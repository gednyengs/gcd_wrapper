==> flow/design.v <==
module RegFileRO (
    input   logic            CLK,
    input   logic            RESETn,
    input   logic [31:0]     PADDR,
    input   logic            PENABLE,
    input   logic            PSEL,
    input   logic            PWRITE,
    input   logic [31:0]     PWDATA,
    output  logic            PREADY,
    output  logic            PSLVERR,
    output  logic [31:0]     PRDATA,
    output  logic [14:0]     mux_select,
    output  logic [5:0]      divide_factor
);
    reg [31:0]  apb_prdata;
    reg [31:0]  reg_data_out;
    wire        setup_phase;
    wire        wr_en;
    wire        rd_en;
    reg [31:0]  reg_CTRL;
    reg         reg_START_PULSE;
    reg         reg_IE_STAT;
    reg         reg_RUN_STAT;
    wire [2:0]  addr_oft;
    assign addr_oft = PADDR[4:2];
    always @(posedge CLK or negedge RESETn)
        if (!RESETn)
            reg_CTRL        <= 32'd0;
        else if (wr_en && (addr_oft == 3'd1))
            reg_CTRL[31:1]  <= PWDATA[31:1];
    always @(*)
        case (addr_oft)
            3'd0    : reg_data_out  = 32'h5A5A5A5A;
            3'd1    : reg_data_out  = reg_CTRL;
            default : reg_data_out  = 32'd0;
        endcase
    always @(posedge CLK or negedge RESETn)
            if (!RESETn)
            apb_prdata  <= 32'd0;
        else if (rd_en)
            apb_prdata  <= reg_data_out;
    assign mux_select = reg_CTRL[14:0];
    assign divide_factor = reg_CTRL[20:15];
    assign setup_phase = PSEL & ~PENABLE;
    assign wr_en = setup_phase & PWRITE;
    assign rd_en = setup_phase & ~PWRITE;
    assign PRDATA   = apb_prdata;
    assign PREADY   = 1'b1;
    assign PSLVERR  = 1'b0;
endmodule
== Reports on RegFileRO ==
Tool output for the design above, in the order of the flow.
Line numbers count from 1 in the design file above.
Cell names lack the library's common part.
Not given: --

* Top module: RegFileRO
* Clock port: CLK
* Cell library: sky130hd
* Timing corner: tt_025C_1v80

== Word level ==
Counts by Yosys on the flattened word-level netlist (proc, flatten, opt, wreduce; memories kept). Register bits leave out memories and registers merged into their read ports (data or address); mux counts leave out enables and synchronous resets folded into registers. Print and check cells are left out. Cells with the same type and inputs are merged into one.

* Equality and inequality tests: 1
* Mux-type cells: 1
* Bitwise logic cells: 5
* Reduce/logical cells: 2

{| class="wikitable"
|+ Operators by type and width
! cell !! number
|-
| case mux 32 bit (select 2 bit) || 1
|-
| bitwise AND 1 bit || 3
|-
| equality test 3 x 1 -> 1 bit with constant B || 1
|-
| logical NOT 3 bit || 1
|-
| inverter 1 bit || 2
|-
| logical AND 1 bit || 1
|}

* Register bits: 63
* Input port bits: 69
* Output and inout port bits: 55
* Elaborated cells: 11

== Longest topological paths ==
Depth = most cells in a row (Yosys ltp): at word level without a register or memory, in the mapped netlist without a sequential cell, where the memories' decode and read muxes count.

* Word-level depth: 4
* ABC_AREA: 0
* Gate-level depth with buffers: 5
* Mapped depth without buffers: 3

== Netlist ==
The flow's flattened synthesis, as Yosys stat reports it; memories are mapped. The netlist is that of the ABC_AREA named above (0 if unset); the other value can give another one.

{| class="wikitable"
|+ Cells by type
! cell !! number !! total area (sq um)
|-
| dfrtp_1 || 62 || 1.55E+03
|-
| mux2_2 || 29 || 326.563
|-
| buf_4 || 27 || 202.694
|-
| o21ai_0 || 31 || 155.149
|-
| a22o_1 || 15 || 131.376
|-
| nand2_1 || 16 || 60.058
|-
| nor4_4 || 2 || 42.541
|-
| buf_6 || 2 || 22.522
|-
| mux2_1 || 2 || 22.522
|-
| buf_2 || 3 || 15.014
|-
| clkbuf_1 || 3 || 11.261
|-
| or3b_4 || 1 || 11.261
|-
| conb_1 || 2 || 7.507
|-
| nand3b_1 || 1 || 7.507
|-
| o21ai_1 || 1 || 5.005
|-
| inv_1 || 1 || 3.754
|-
| nor2_1 || 1 || 3.754
|}

* Cell count: 199
* Cell area after synthesis: 2580.0 sq um
* Area of sequential cells: 1551.5 sq um
* Flip-flop cells: 62
* Buffers: 35

== Timing after synthesis ==
Path of least setup slack by OpenSTA after synthesis, without wires, with an ideal clock, recovery checks aside; 20% of the period is set as input and as output delay. Where synthesis merged equal registers, the netlist keeps one of their names.

* Path kind: input-to-reg
* Start: input PADDR[2]
* End: register reg_CTRL[10]
* Clock period: 2.08 ns
* External input delay: 0.416 ns
* Library setup time: 0.125 ns
* Launch time at the first pin: 0.416 ns
* Data arrival time: 1.407 ns
* Data required time: 1.955 ns
* Path slack: 0.548 ns
* Delay of the path: 1.116 ns
* Driving pins on the path: 4
* Path buffers: 1
* Synthesis period reached: 1.532 ns

"delay of the path" is the arrival time less input delay plus setup time.
"driving pins on the path": output pins that drive a net of the path, with the launching flip-flop's if there is one; two outputs of one cell count as two.
"synthesis period reached" is the clock period less the worst setup slack; recovery checks do not enter. This is arithmetic on one report: input and output delays are still those of the set period (20% each).
Between the ends stands the longest chain of elaborated cells between them, by number of cells; it is not shown to be the way that was timed. Of several equally long chains one is given.
Each line given opens the expression or statement behind the cell; cells for indexed reads and writes are added by Yosys, which also makes memories of some case tables.

* Cells stage by stage: inv_1 > nor4_4 > buf_4 > mux2_2
* Cells in the longest elaborated chain: 2
* Elaborated cells on any way between the ends: 2
* Those cells by class: eq/ne (1); reduce/logical (1)

{| class="wikitable"
|+ Ends and longest elaborated chain, after synthesis
! item !! RTL line !! RTL
|-
| start, declared || 4 || <nowiki>input   logic [31:0]     PADDR,</nowiki>
|-
| equality test 3 x 1 -> 1 bit || 29 || <nowiki>else if (wr_en && (addr_oft == 3'd1))</nowiki>
|-
| logical AND 1 bit || 29 ||
|-
| end, assigned || 28 || <nowiki>reg_CTRL        <= 32'd0;</nowiki>
|-
| end, assigned || 30 || <nowiki>reg_CTRL[31:1]  <= PWDATA[31:1];</nowiki>
|-
| end, declared || 20 || <nowiki>reg [31:0]  reg_CTRL;</nowiki>
|}

== Timing after layout ==
From the final timing report of flow run A: the path of least setup slack in the routed layout; clock arrival at registers is part of the times.

* Path kind: input-to-reg
* Start: input PWRITE
* End: register reg_CTRL[5]
* Clock period: 1.48 ns
* External input delay: 0.30 ns
* Library setup time: 0.11 ns
* Launch time at the first pin: 0.30 ns
* Data arrival time: 1.67 ns
* Data required time: 1.69 ns
* Path slack: 0.03 ns
* Driving pins on the path: 6
* Path buffers: 3

Between the ends stands the longest chain of elaborated cells between them, by number of cells; it is not shown to be the way that was timed. Of several equally long chains one is given.

* Cells stage by stage: dlygate4sd2_1 > nand3b_1 > nor4_4 > buf_4 > buf_16 > mux2_2
* Cells in the longest elaborated chain: 2
* Elaborated cells on any way between the ends: 2
* Source lines of those cells: 2
* Those cells by class: logic (1); reduce/logical (1)

{| class="wikitable"
|+ Ends and longest elaborated chain, after layout
! item !! RTL line !! RTL
|-
| start, declared || 7 || <nowiki>input   logic            PWRITE,</nowiki>
|-
| bitwise AND 1 bit || 45 || <nowiki>assign wr_en = setup_phase & PWRITE;</nowiki>
|-
| logical AND 1 bit || 29 || <nowiki>else if (wr_en && (addr_oft == 3'd1))</nowiki>
|-
| end, assigned || 28 || <nowiki>reg_CTRL        <= 32'd0;</nowiki>
|-
| end, assigned || 30 || <nowiki>reg_CTRL[31:1]  <= PWDATA[31:1];</nowiki>
|-
| end, declared || 20 || <nowiki>reg [31:0]  reg_CTRL;</nowiki>
|}

Top module RegFileRO; platform sky130hd; tools Yosys and OpenROAD; 2 stored runs in no particular order. Input and output delays are each 20% of the period that was set; the output load is 0.01 pF.
By "period reached" is meant the clock period of the run minus its worst setup slack. This is arithmetic on one report: input and output delays are still those of the set period (20% each).
"critical path time" is the time allowed to the run's worst setup path (the clock period less input and output delay, where it has them) less its slack. Clock arrival times count: a late capture clock shortens it, a late launch clock lengthens it.
"power consumption" rests on the timing tool's default activity at the inputs, not on a simulated workload.

=== Flow run A ===
{| class="wikitable"
! Setting !! Value
|-
| period_ns || 1.48
|-
| CORE_UTILIZATION || 33
|-
| CAP_MARGIN || 20
|-
| CORE_MARGIN || 2
|-
| SLEW_MARGIN || 20
|-
! Result !! Value
|-
| Netlist area reported by Yosys || 2580.0 sq um
|-
| Full die area || 8541.5 sq um
|-
| Standard-cell area after layout || 3817.4 sq um
|-
| Utilization after routing || 0.499
|-
| Setup slack of the worst path || 0.027 ns
|-
| Setup total negative slack || 0.000 ns
|-
| Power consumption || 4527 µW
|-
| Period reached || 1.453 ns
|-
| Critical path time || 1.16 ns
|-
| Critical path kind || input-to-reg
|}

=== Flow run B ===
{| class="wikitable"
! Setting !! Value
|-
| period_ns || 1.12
|-
| CORE_UTILIZATION || 43
|-
| SETUP_SLACK_MARGIN || 0.0
|-
| PLACE_DENSITY_LB_ADDON || 0.19
|-
| GPL_TIMING_DRIVEN || 1
|-
| CTS_CLUSTER_SIZE || 95
|-
| CAP_MARGIN || 35
|-
| MAX_ROUTING_LAYER || met4
|-
| CORE_MARGIN || 2
|-
| SLEW_MARGIN || 20
|-
! Result !! Value
|-
| Netlist area reported by Yosys || 2580.0 sq um
|-
| Full die area || 6635.7 sq um
|-
| Standard-cell area after layout || 3817.4 sq um
|-
| Utilization after routing || 0.652
|-
| Setup slack of the worst path || -0.015 ns
|-
| Setup total negative slack || -0.131 ns
|-
| Power consumption || 5749 µW
|-
| Period reached || 1.135 ns
|-
| Critical path time || 0.91 ns
|-
| Critical path kind || input-to-reg
|}
