==> flow/design.v <==
module RegFile (
    input   wire            CLK,
    input   wire            RESETn,
    input   wire [31:0]     PADDR,
    input   wire            PENABLE,
    input   wire            PSEL,
    input   wire            PWRITE,
    input   wire [31:0]     PWDATA,
    output  wire            PREADY,
    output  wire            PSLVERR,
    output  wire [31:0]     PRDATA,
    output  wire            CLK_EN,
    output  wire            CONSTANT_TIME,
    output  wire            DEBUG_MODE,
    output  wire [11:0]     OPCODE,
    output  wire            START_PULSE,
    input   wire            DONE_PULSE,
    input   wire [11:0]     CYCLE_COUNT,
    input   wire            START_OUT,
    input   wire [3:0]      DEBUG_CASE_A_OUT,
    input   wire [3:0]      DEBUG_CASE_B_OUT,
    input   wire [5:0]      DEBUG_CASE_U_OUT,
    input   wire [2:0]      U_ODD_DELTA_UPDATE_ADD_CASE_U_OUT,
    input   wire [2:0]      U_ODD_DELTA_UPDATE_SUB_CASE_U_OUT,
    input   wire [5:0]      DEBUG_CASE_Y_OUT,
    input   wire [5:0]      DEBUG_CASE_L_OUT,
    input   wire [2:0]      U_ODD_DELTA_UPDATE_ADD_CASE_L_OUT,
    input   wire [2:0]      U_ODD_DELTA_UPDATE_SUB_CASE_L_OUT,
    input   wire [5:0]      DEBUG_CASE_N_OUT,
    input   wire [4:0]      DELTA_CASE,
    output  wire            IRQ
);
    reg [31:0]  apb_prdata;
    reg [31:0]  reg_data_out;
    wire        setup_phase;
    wire        wr_en;
    wire        rd_en;
    reg [31:0]  reg_CTRL;
    reg         reg_START_PULSE;
    reg         reg_IE_STAT;
    reg         reg_RUN_STAT;
    wire [2:0]  addr_oft;
    assign addr_oft = PADDR[4:2];
    always @(posedge CLK or negedge RESETn)
        if (!RESETn)
            reg_CTRL        <= 32'd0;
        else if (wr_en && (addr_oft == 3'd1))
            reg_CTRL[31:1]  <= PWDATA[31:1];
    always @(posedge CLK or negedge RESETn)
        if (!RESETn)
            reg_START_PULSE <= 1'b0;
        else if (wr_en && (addr_oft == 3'd1))
            reg_START_PULSE <= PWDATA[0];
        else
            reg_START_PULSE <= 1'b0;
    always @(posedge CLK or negedge RESETn)
        if (!RESETn)
            reg_IE_STAT     <= 1'b0;
        else if(DONE_PULSE)
            reg_IE_STAT     <= 1'b1;
        else if (wr_en && (addr_oft == 3'd2) && (PWDATA[0] == 1'b1))
            reg_IE_STAT     <= 1'b0;
    always @(posedge CLK or negedge RESETn)
        if (!RESETn)
            reg_RUN_STAT    <= 1'b0;
        else if(reg_START_PULSE & ~reg_RUN_STAT)
            reg_RUN_STAT    <= 1'b1;
        else if(DONE_PULSE)
            reg_RUN_STAT    <= 1'b0;
    always @(*)
        case (addr_oft)
            3'd0    : reg_data_out  = 32'h5A5A5A5A;
            3'd1    : reg_data_out  = reg_CTRL;
            3'd2    : reg_data_out  = {30'd0, reg_RUN_STAT, reg_IE_STAT};
            3'd3    : reg_data_out  = {20'd0, CYCLE_COUNT};
            3'd4    : reg_data_out  = {DEBUG_CASE_L_OUT, DEBUG_CASE_Y_OUT, U_ODD_DELTA_UPDATE_SUB_CASE_U_OUT, U_ODD_DELTA_UPDATE_ADD_CASE_U_OUT, DEBUG_CASE_U_OUT, DEBUG_CASE_B_OUT, DEBUG_CASE_A_OUT};
            3'd5    : reg_data_out  = {14'd0, START_OUT, DELTA_CASE, DEBUG_CASE_N_OUT, U_ODD_DELTA_UPDATE_SUB_CASE_L_OUT, U_ODD_DELTA_UPDATE_ADD_CASE_L_OUT};
            default : reg_data_out  = 32'd0;
        endcase
    always @(posedge CLK or negedge RESETn)
            if (!RESETn)
            apb_prdata  <= 32'd0;
        else if (rd_en)
            apb_prdata  <= reg_data_out;
    assign CLK_EN           = reg_CTRL[15];
    assign CONSTANT_TIME    = reg_CTRL[14];
    assign DEBUG_MODE       = reg_CTRL[13];
    assign OPCODE           = reg_CTRL[12:1];
    assign START_PULSE      = reg_START_PULSE;
    assign IRQ              = reg_CTRL[15] & reg_IE_STAT;
    assign setup_phase = PSEL & ~PENABLE;
    assign wr_en = setup_phase & PWRITE;
    assign rd_en = setup_phase & ~PWRITE;
    assign PRDATA   = apb_prdata;
    assign PREADY   = 1'b1;
    assign PSLVERR  = 1'b0;
endmodule
Reports on RegFile:

The steps from the RTL of RegFile to its reports follow in flow order.
Lines are those of the file above, counted from 1.
Operators: Yosys type, input widths -> output width; for muxes data width and select width s.
The mark n/a stands for no value.

* top: RegFile
* clock: CLK
* library: sky130hd
* timing corner: tt_025C_1v80

After elaboration:

Counts by Yosys on the flattened word-level netlist (proc, flatten, opt, wreduce; memories kept). Register bits leave out memories and registers merged into their read ports (data or address). Print and check cells are left out. Cells with the same type and inputs are merged into one.

* equal/unequal tests: 5
* bitwise operators: 8
* reductions and logical operators: 6
* mux-type cells: 6

Operators by type and width (count)
* $pmux 32 s6: 1
* $eq 3x2->1 const B: 2
* $eq 3x3->1 const B: 2
* $and 1x1->1: 5
* $mux 1: 5
* $reduce_bool 2->1: 2
* $logic_and 1x1->1: 3
* $not 1->1: 3
* $eq 3x1->1 const B: 1
* $logic_not 3->1: 1

* word-level cells: 30
* output and inout port bits: 51
* register bits: 66
* input port bits: 132

Longest topological paths:

Yosys ltp: most cells in a row. Word level: on the elaborated netlist, between registers, memories and ports. Mapped: between sequential cells and ports; inverters and the memories' decode and read muxes count.

* depth in word-level cells: 7
* ABC_AREA: 0
* depth in mapped cells: 7
* gate-level depth less buffers: 4

Mapped cells and area:

Source: synth_stat.txt of the flow (Yosys; design flattened, memories mapped). It holds for the ABC_AREA given above (unset counts as 0); a run with the other value may have another netlist.
The area totals of this step are shown rounded.

* sequential area: 1650 um^2
* cell area after synthesis: 3390 um^2
* flip-flops: 66
* mapped cells: 303
* buffers: 37

Cells by type
* sky130_fd_sc_hd__dfrtp_1: count 66, total area 1.65E+03 um^2
* sky130_fd_sc_hd__mux2_4: count 29, total area 435.418 um^2
* sky130_fd_sc_hd__mux2i_1: count 12, total area 120.115 um^2
* sky130_fd_sc_hd__a22oi_1: count 15, total area 112.608 um^2
* sky130_fd_sc_hd__buf_4: count 15, total area 112.608 um^2
* sky130_fd_sc_hd__o21ai_0: count 18, total area 90.086 um^2
* sky130_fd_sc_hd__a22o_1: count 10, total area 87.584 um^2
* sky130_fd_sc_hd__nor2b_1: count 12, total area 75.072 um^2
* sky130_fd_sc_hd__nand2_1: count 19, total area 71.318 um^2
* sky130_fd_sc_hd__a21oi_1: count 14, total area 70.067 um^2
* sky130_fd_sc_hd__mux2_2: count 6, total area 67.565 um^2
* sky130_fd_sc_hd__nor2_1: count 17, total area 63.811 um^2
* sky130_fd_sc_hd__clkbuf_1: count 15, total area 56.304 um^2
* sky130_fd_sc_hd__buf_6: count 4, total area 45.043 um^2
* sky130_fd_sc_hd__a211o_1: count 5, total area 43.792 um^2
* sky130_fd_sc_hd__o22ai_1: count 7, total area 43.792 um^2
* sky130_fd_sc_hd__inv_1: count 9, total area 33.782 um^2
* sky130_fd_sc_hd__nand2b_1: count 5, total area 31.28 um^2

Not listed: further types 16, cells in them 25.

Worst setup path after synthesis:

Path of least setup slack by OpenSTA after synthesis, without wires, with an ideal clock, recovery checks aside; 20% of the period is set as input and as output delay. Where synthesis merged equal registers, the netlist keeps one of their names.

* path type: input-to-reg
* from: in PADDR[2]
* to: reg reg_CTRL[10]
* delay of the path: 1.296 ns
* arrival: 1.637 ns
* data required time: 2.205 ns
* library setup time: 0.125 ns
* external input delay: 0.466 ns
* period: 2.33 ns
* launch time at the first pin: 0.466 ns
* stages on the path: 7
* path buffers: 4
* slack: 0.567 ns
* synthesis period reached: 1.763 ns

"delay of the path" = arrival - input delay + setup time.
"stages on the path": output pins that drive a net of the path, with the launching flip-flop's if there is one; two outputs of one cell count as two.
"synthesis period reached" = period - worst setup slack (recovery checks aside). The figure is calculated, with input and output delays left at 20% of the set period.
Between the ends stands the longest chain of elaborated cells between them, by number of cells; it is not shown to be the way that was timed. Of several equally long chains one is given.
Each line given opens the expression or statement behind the cell; cells for indexed reads and writes are added by Yosys, which also makes memories of some case tables.

* cells stage by stage: sky130_fd_sc_hd__buf_4 > sky130_fd_sc_hd__nand2b_1 > sky130_fd_sc_hd__buf_6 > sky130_fd_sc_hd__or3_1 > sky130_fd_sc_hd__buf_2 > sky130_fd_sc_hd__buf_6 > sky130_fd_sc_hd__mux2_4
* length of the longest elaborated chain: 2
* elaborated cells on any way between the ends: 2
* those cells by class: 1 x eq/ne; 1 x reduce/logical

Ends and longest elaborated chain, post-synthesis
* start: declaration: line 4 `input   wire [31:0]     PADDR,`
* $eq 3x1->1: line 47 `else if (wr_en && (addr_oft == 3'd1))`
* $logic_and 1x1->1: line 47
* end: assignment: line 46 `reg_CTRL        <= 32'd0;`
* end: assignment: line 48 `reg_CTRL[31:1]  <= PWDATA[31:1];`
* end: declaration: line 38 `reg [31:0]  reg_CTRL;`

Timing after layout:

From the final timing report of run 1: the path of least setup slack in the routed layout; clock arrival at registers is part of the times.

* path type: input-to-reg
* from: in PSEL
* to: reg reg_CTRL[6]
* library setup time: 0.11 ns
* external input delay: 0.37 ns
* launch time at the first pin: 0.37 ns
* stages on the path: 5
* arrival: 2.01 ns
* data required time: 2.07 ns
* path buffers: 2
* slack: 0.05 ns
* period: 1.84 ns

Between the ends stands the longest chain of elaborated cells between them, by number of cells; it is not shown to be the way that was timed. Of several equally long chains one is given.

* cells stage by stage: sky130_fd_sc_hd__clkdlybuf4s50_1 > sky130_fd_sc_hd__nand3b_1 > sky130_fd_sc_hd__or3_2 > sky130_fd_sc_hd__buf_4 > sky130_fd_sc_hd__mux2_4
* length of the longest elaborated chain: 3
* elaborated cells on any way between the ends: 3
* those cells by class: 2 x logic; 1 x reduce/logical

Ends and longest elaborated chain, post-layout
* start: declaration: line 6 `input   wire            PSEL,`
* $and 1x1->1: line 91 `assign setup_phase = PSEL & ~PENABLE;`
* $and 1x1->1: line 92 `assign wr_en = setup_phase & PWRITE;`
* $logic_and 1x1->1: line 47 `else if (wr_en && (addr_oft == 3'd1))`
* end: assignment: line 46 `reg_CTRL        <= 32'd0;`
* end: assignment: line 48 `reg_CTRL[31:1]  <= PWDATA[31:1];`
* end: declaration: line 38 `reg [31:0]  reg_CTRL;`

Hand-over note for RegFile

2 stored runs of RegFile in the flow (synthesis by Yosys, layout by OpenROAD, sky130hd cells), in arbitrary order. Constraints: input delay and output delay 20% of the set period each, output load 0.01 pF.
By "reached clock period" is meant the clock period of the run minus its worst setup slack. This is arithmetic on one report: input and output delays are still those of the set period (20% each).
Measured values are rounded.

### Run 1

==> flow/run.sh <==
#!/bin/bash
# the make line also repeats the synthesis and layout settings of config.mk as NAME=value (left out here)
make -C /OpenROAD-flow-scripts/flow DESIGN_CONFIG=/design/flow/config.mk WORK_HOME=/design/flow/orfs CLKGATE_MAP_FILE= finish
==> flow/config.mk <==
export PLATFORM = sky130hd
export DESIGN_NAME = RegFile
export DESIGN_NICKNAME = RegFile
export VERILOG_FILES = /design/flow/design.v
export SDC_FILE = /design/flow/constraint.sdc
export NUM_CORES = 4
export LEC_CHECK = 0
export CAP_MARGIN = 20
export CORE_MARGIN = 2
export CORE_UTILIZATION = 40
export SETUP_SLACK_MARGIN = -0.0
export SLEW_MARGIN = 20
==> flow/constraint.sdc <==
create_clock -name core_clock -period 1.84 [get_ports {CLK}]
set_input_delay 0.3680 -clock core_clock [delete_from_list [all_inputs] [get_ports {CLK}]]
set_output_delay 0.3680 -clock core_clock [all_outputs]
set_load 0.01 [all_outputs]

Results of run 1:
- Post-synthesis cell area: 3390 um^2
- Area inside the die boundary: 9220 um^2
- Final design utilization: 0.63
- Setup slack of the worst path: 0.053 ns
- Setup TNS: 0.000 ns
- Reached clock period: 1.787 ns

### Run 2

==> flow/run.sh <==
#!/bin/bash
# the make line also repeats the synthesis and layout settings of config.mk as NAME=value (left out here)
make -C /OpenROAD-flow-scripts/flow DESIGN_CONFIG=/design/flow/config.mk WORK_HOME=/design/flow/orfs CLKGATE_MAP_FILE= finish
==> flow/config.mk <==
export PLATFORM = sky130hd
export DESIGN_NAME = RegFile
export DESIGN_NICKNAME = RegFile
export VERILOG_FILES = /design/flow/design.v
export SDC_FILE = /design/flow/constraint.sdc
export NUM_CORES = 4
export LEC_CHECK = 0
export ABC_AREA = 0
export CAP_MARGIN = 20
export CELL_PAD_IN_SITES_DETAIL_PLACEMENT = 1
export CORE_MARGIN = 2
export CORE_UTILIZATION = 16
export GPL_ROUTABILITY_DRIVEN = 0
export PLACE_DENSITY_LB_ADDON = 0.22
export SETUP_SLACK_MARGIN = -0.13
export SLEW_MARGIN = 20
==> flow/constraint.sdc <==
create_clock -name core_clock -period 2.12 [get_ports {CLK}]
set_input_delay 0.4240 -clock core_clock [delete_from_list [all_inputs] [get_ports {CLK}]]
set_output_delay 0.4240 -clock core_clock [all_outputs]
set_load 0.01 [all_outputs]

Results of run 2:
- Post-synthesis cell area: 3390 um^2
- Area inside the die boundary: 22300 um^2
- Final design utilization: 0.268
- Setup slack of the worst path: 0.205 ns
- Setup TNS: 0.000 ns
- Reached clock period: 1.915 ns

End of note.
